==> flow/design.v <==
`timescale 1ns / 1ps
module meta_stability_hardener(
    input clk,
    input rst,
    input source_signal,
    output reg hardened_signal
);
    reg meta_signal;
    always @(posedge clk)
    begin
        if (rst)
        begin
            meta_signal <= 1'b0;
            hardened_signal <= 1'b0; 
        end
        else
        begin
            meta_signal <= source_signal;
            hardened_signal <= meta_signal;
        end
    end
endmodule
`timescale 1ns / 1ps
module uart_baud_rate_generator(
    input clk,
    input rst,
    output baud_x16_en
);
    function integer ceil_log2;
        input [31:0] n;
        reg [31:0] temp;
        begin
            temp = n - 1;
            for (ceil_log2 = 0; temp > 0; ceil_log2 = ceil_log2 + 1)
                temp = temp >> 1;
        end
    endfunction 
    parameter BAUD_RATE = 57_600;
    parameter CLOCK_RATE = 100_000_000;
    localparam OVERSAMPLE_RATE = BAUD_RATE * 16;
    localparam DIVIDER = (CLOCK_RATE + OVERSAMPLE_RATE / 2) / OVERSAMPLE_RATE;
    localparam OVERSAMPLE_VALUE = DIVIDER - 1;
    localparam CNT_WIDTH = ceil_log2(DIVIDER);
    reg [CNT_WIDTH-1:0] internal_cnt;
    reg baud_x16_en_reg;
    wire [CNT_WIDTH-1:0] internal_cnt_minus_1;
    assign internal_cnt_minus_1 = internal_cnt - 1'b1;
    always @(posedge clk)
    begin
        if (rst)
        begin
            internal_cnt <= OVERSAMPLE_VALUE;
            baud_x16_en_reg <= 1'b0;
        end
        else
        begin
            baud_x16_en_reg <= (internal_cnt_minus_1 == {CNT_WIDTH{1'b0}});
            if (internal_cnt == {CNT_WIDTH{1'b0}})
            begin
                internal_cnt <= OVERSAMPLE_VALUE;
            end
            else
            begin
                internal_cnt <= internal_cnt_minus_1;
            end
        end
    end
    assign baud_x16_en = baud_x16_en_reg;
endmodule
`timescale 1ns / 1ps
module uart_rx(
    input clk,
    input rst,
    input rx,
    output rx_sync,
    output [7:0] rx_data,
    output rx_data_ready,
    output frame_error
);
    parameter BAUD_RATE = 115_200;
    parameter CLOCK_RATE = 100_000_000;
    wire baud_x16_en;
    meta_stability_hardener meta_stability_hardener_inst0(
        .clk(clk),
        .rst(rst),
        .source_signal(rx),
        .hardened_signal(rx_sync)
    );
    uart_baud_rate_generator#(
        .BAUD_RATE(BAUD_RATE),
        .CLOCK_RATE(CLOCK_RATE)
    ) 
    uart_baud_rate_generator_inst0(
        .clk(clk),
        .rst(rst),
        .baud_x16_en(baud_x16_en)
    );
    uart_rx_control uart_rx_control_inst0(
        .clk(clk),
        .rst(rst),
        .baud_x16_en(baud_x16_en),
        .rx(rx_sync),
        .rx_data(rx_data),
        .rx_data_ready(rx_data_ready),
        .frame_error(frame_error)
    );
endmodule
`timescale 1ns / 1ps
module uart_rx_control(
    input clk,
    input rst,
    input baud_x16_en,
    input rx,
    output reg [7:0] rx_data,
    output reg rx_data_ready,
    output reg frame_error
);
    localparam
        IDLE = 2'b00,
        START = 2'b01,
        DATA = 2'b10,
        STOP = 2'b11;
    reg [1:0] state;
    reg [3:0] over_sample_cnt;
    reg [2:0] bit_cnt;
    wire over_sample_cnt_done;
    wire bit_cnt_done;
    always @(posedge clk)
    begin
        if (rst)
        begin
            state <= IDLE;
        end  
        else
        begin
            if (baud_x16_en)
            begin
                case (state)
                    IDLE: 
                    begin
                        if (!rx)
                        begin
                            state <= START;
                        end  
                    end  
                    START:
                    begin
                        if (over_sample_cnt_done)
                        begin
                            if (!rx)
                            begin
                                state <= DATA;
                            end  
                            else
                            begin
                                state <= IDLE;
                            end  
                        end  
                    end  
                    DATA:
                    begin
                        if (over_sample_cnt_done && bit_cnt_done)
                        begin
                            state <= STOP;
                        end  
                    end  
                    STOP:
                    begin
                        if (over_sample_cnt_done)
                        begin
                            state <= IDLE;
                        end  
                    end  
                endcase  
            end  
        end  
    end  
    always @(posedge clk)
    begin
        if (rst)
        begin
            over_sample_cnt <= 4'd0;
        end  
        else
        begin
            if (baud_x16_en)
            begin
                if (!over_sample_cnt_done)
                begin
                    over_sample_cnt <= over_sample_cnt - 1'b1;
                end  
                else
                begin
                    if ((state == IDLE) && !rx)
                    begin
                        over_sample_cnt <= 4'd7;
                    end  
                    else if (((state == START) && !rx) || (state == DATA))
                    begin
                        over_sample_cnt <= 4'd15;                    
                    end  
                end  
            end  
        end  
    end  
    assign over_sample_cnt_done = (over_sample_cnt == 4'd0);
    always @(posedge clk)
    begin
        if (rst)
        begin
            bit_cnt <= 3'b0;
        end  
        else
        begin
            if (baud_x16_en)
            begin
                if (over_sample_cnt_done)
                begin
                    bit_cnt <= 3'd0;
                end  
                else if (state == DATA)
                begin
                    bit_cnt <= bit_cnt + 1'b1;
                end  
            end  
        end  
    end  
    assign bit_cnt_done = (bit_cnt == 3'd7);
    always @(posedge clk)
    begin
        if (rst)
        begin
            rx_data <= 8'b00000000;
            rx_data_ready <= 1'b0;
        end  
        else
        begin
            if (baud_x16_en && over_sample_cnt_done)
            begin
                rx_data[bit_cnt] <= rx;
                rx_data_ready <= (bit_cnt == 3'd7);
            end  
            else
            begin
                rx_data_ready <= 1'b0;
            end  
        end  
    end  
    always @(posedge clk)
    begin
        if (rst)
        begin
            frame_error <= 1'b0;
        end  
        else
        begin
            if (baud_x16_en)
            begin
                if ((state == STOP) && over_sample_cnt_done && !rx)
                begin
                    frame_error <= 1'b1;
                end  
                else
                begin
                    frame_error <= 1'b0;
                end  
            end  
        end  
    end  
endmodule
# Step by step through the tools: uart_rx
# What the tools print for uart_rx, step after step.
# Line numbers count from 1 in the design file above.
# Operators carry their Yosys type and port widths (W data, S select, Z words).
# Cell names lack the library's common part.
# A cell with - has no value.
# inputs
top	uart_rx
clock	clk
library	sky130hd
corner	tt_025C_1v80

# Elaborated design
# Yosys after proc, flatten, opt, wreduce and memory -nomap, before mapping. Memory bits, and registers merged into a memory's read port (data or address), are not among the register bits. Print and check cells are not counted. Equal cells are merged and count once.
# classes
addsub	4
n_eq	9
n_reduce_logical	19
mux	12
n_shift	2
logic	4
# ops
cell	count
$logic_not A6 Y1	2
$mux W4	3
$mux W2	5
$shift A1 B4 Y8	1
$shift A1 B4 Y8 const A	1
$and A8 B8 Y8	1
$or A8 B8 Y8	1
$not A8 Y8	1
$pmux W2 S4	1
$logic_and A1 B1 Y1	6
$sub A6 B1 Y6 const B	1
$reduce_and A6 Y1	1
$mux W3	2
$ne A2 B1 Y1 const B	2
$eq A2 B2 Y1 const B	2
$ne A2 B2 Y1 const B	2
$reduce_and A2 Y1	2
$reduce_or A2 Y1	2
$neg A3 Y4	1
$sub A4 B1 Y4 const B	1
$logic_not A4 Y1	1
$reduce_bool A4 Y1	1
$add A3 B1 Y3 const B	1
$ne A3 B1 Y1 const B	1
$eq A3 B3 Y1 const B	1
$eq A2 B1 Y1 const B	1
$logic_not A2 Y1	1
$reduce_bool A2 Y1	1
# Not listed: further kinds 4, cells in them 4.
# word_totals
register_bits	28
out_inout_bits	11
word_cells	60

# Depth
# Longest topological path by Yosys (ltp), each cell counted once; first at word level (registers and memories cut), then after technology mapping (sequential cells cut; the memories' decode and read muxes count).
# logic_depth
ltp_word	6
ABC_AREA	0
ltp_mapped	7

# After synthesis
# The flow's flattened synthesis, as Yosys stat reports it; memories are mapped. The netlist is that of the ABC_AREA named above (0 if unset); the other value can give another one.
# Totals and module areas in this step are rounded.
# by_type
type	count
dfxtp_1	30
nor2_1	25
ha_1	7
nand2_1	16
mux2i_1	5
a32o_1	4
inv_1	10
xnor2_1	4
a21oi_1	6
nor3b_1	4
nor3_1	5
a22oi_1	3
xor2_1	2
a2111oi_2	1
nor4b_2	1
o21ai_0	3
a31oi_1	2
and4bb_2	1
# Other cell types: 20; their cells: 24.
# synth_totals
sequential_area_um2	600.6
stdcells	153
ffs	30
buffers	4
mapped_area_um2	1369
# By module: a second synthesis without flattening, with its own total; a netlist apart from the flattened one above.
# hier_totals
cells_unflattened	151
hier_area_um2	1439
# Rows give one instance, submodules left out.
# modules
mod	n_cells	mod_seq_area_um2	n_inst	area_um2
uart_rx_control	115	420.4	1	1067
uart_baud_rate_generator	32	140.1	1	319.1
meta_stability_hardener	4	40.0	1	52.6
uart_rx	0	0.0	1	0.0

# Timing after synthesis
# Path of least setup slack by OpenSTA after synthesis, without wires, with an ideal clock, recovery checks aside; 20% of the period is set as input and as output delay. Where synthesis merged equal registers, the netlist keeps one of their names.
# synth_path
path_kind	reg-to-reg
startpoint	register uart_rx_control_inst0.bit_cnt[0]
endpoint	register uart_rx_control_inst0.rx_data[2]
delay_ps	1561
stages	7
setup_ps	128
period_ps	1880
launch_ps	0
slack_ps	319
required_time_ps	1752
arrival_ps	1433
synth_period_reached_ps	1561
# "delay_ps" is the arrival time less input delay plus setup time.
# "stages" counts driving pins, that of a launching flip-flop among them; a cell with two outputs on the path counts twice.
# "synth_period_reached_ps" = period - worst setup slack (recovery checks aside). The figure is calculated, with input and output delays left at 20% of the set period.
# Between the ends stands the longest chain of elaborated cells between them, by number of cells; it is not shown to be the way that was timed. Of several equally long chains one is given.
# A line is the first line of the expression or statement that the cell stems from. Yosys adds cells for indexed reads and writes and turns some case tables into memories.
# At most two assigning lines are given for a register; there are more.
# synth_between
cell_sequence	dfxtp_1 inv_1 ha_1 xor2_1 nor4_1 mux2i_1 nor2_1
elab_chain_cells	5
# synth_rtl
item	line	rtl
start, declared	125	reg [2:0] bit_cnt;
start, assigned	211	bit_cnt <= 3'b0;
start, assigned	223	bit_cnt <= bit_cnt + 1'b1;
$neg A3 Y4	240	rx_data[bit_cnt] <= rx;
$shift A1 B4 Y8	240
$not A8 Y8	240
$and A8 B8 Y8	240
$or A8 B8 Y8	240
end, assigned	233	rx_data <= 8'b00000000;
end, assigned	240
end, declared	114	output reg [7:0] rx_data,

# Timing after layout
# Path of least setup slack in the final report of run A (OpenROAD, finished layout, wires in). Where an end is a register, its clock arrival counts in the times.
# The path's times are printed in steps of 10 ps; the period is the one set.
# layout_path
path_kind	reg-to-output
startpoint	register meta_stability_hardener_inst0.hardened_signal
endpoint	output port rx_sync
stages	2
arrival_ps	1510
slack_ps	1270
launch_ps	320
required_time_ps	2780
period_ps	3470
# layout_between
cell_sequence	dfxtp_1 clkdlybuf4s50_1
elab_chain_cells	0
# layout_rtl
item	line	rtl
start, declared	6	output reg hardened_signal
start, assigned	14	hardened_signal <= 1'b0;
start, assigned	19	hardened_signal <= meta_signal;
end, declared	75	output rx_sync,

# 2 stored runs of uart_rx in the flow (synthesis by Yosys, layout by OpenROAD, sky130hd cells), in arbitrary order. Constraints: input delay and output delay 20% of the set period each, output load 0.01 pF.
# By "design_power_mw" is meant OpenSTA's value without simulated activity: inputs other than the clock are taken to toggle once in ten clock periods, and the tool carries that through the logic.
# The results are shown rounded.
# A setting shown as . is not set for that run.
stored run	period_ns	CORE_UTILIZATION	SETUP_SLACK_MARGIN	PLACE_DENSITY_LB_ADDON	HOLD_SLACK_MARGIN	CORE_MARGIN	CELL_PAD_IN_SITES_GLOBAL_PLACEMENT	CAP_MARGIN	MIN_ROUTING_LAYER	SLEW_MARGIN	die_um2	cell_area_final_um2	layout_utilization_pct	design_power_mw	post_synth_area_um2	final_hold_ws_ps	fin_ws_ps	timing.setup.tns_ps
run A	3.47	52	0.84	0.08	-0.04	8	0	0	met2	20	4530	1580	63.8	0.6040	1369	448	1266	0
run B	1.47	40	.	.	.	2	.	20	.	20	3906	1864	56.3	1.529	1369	445	1	0
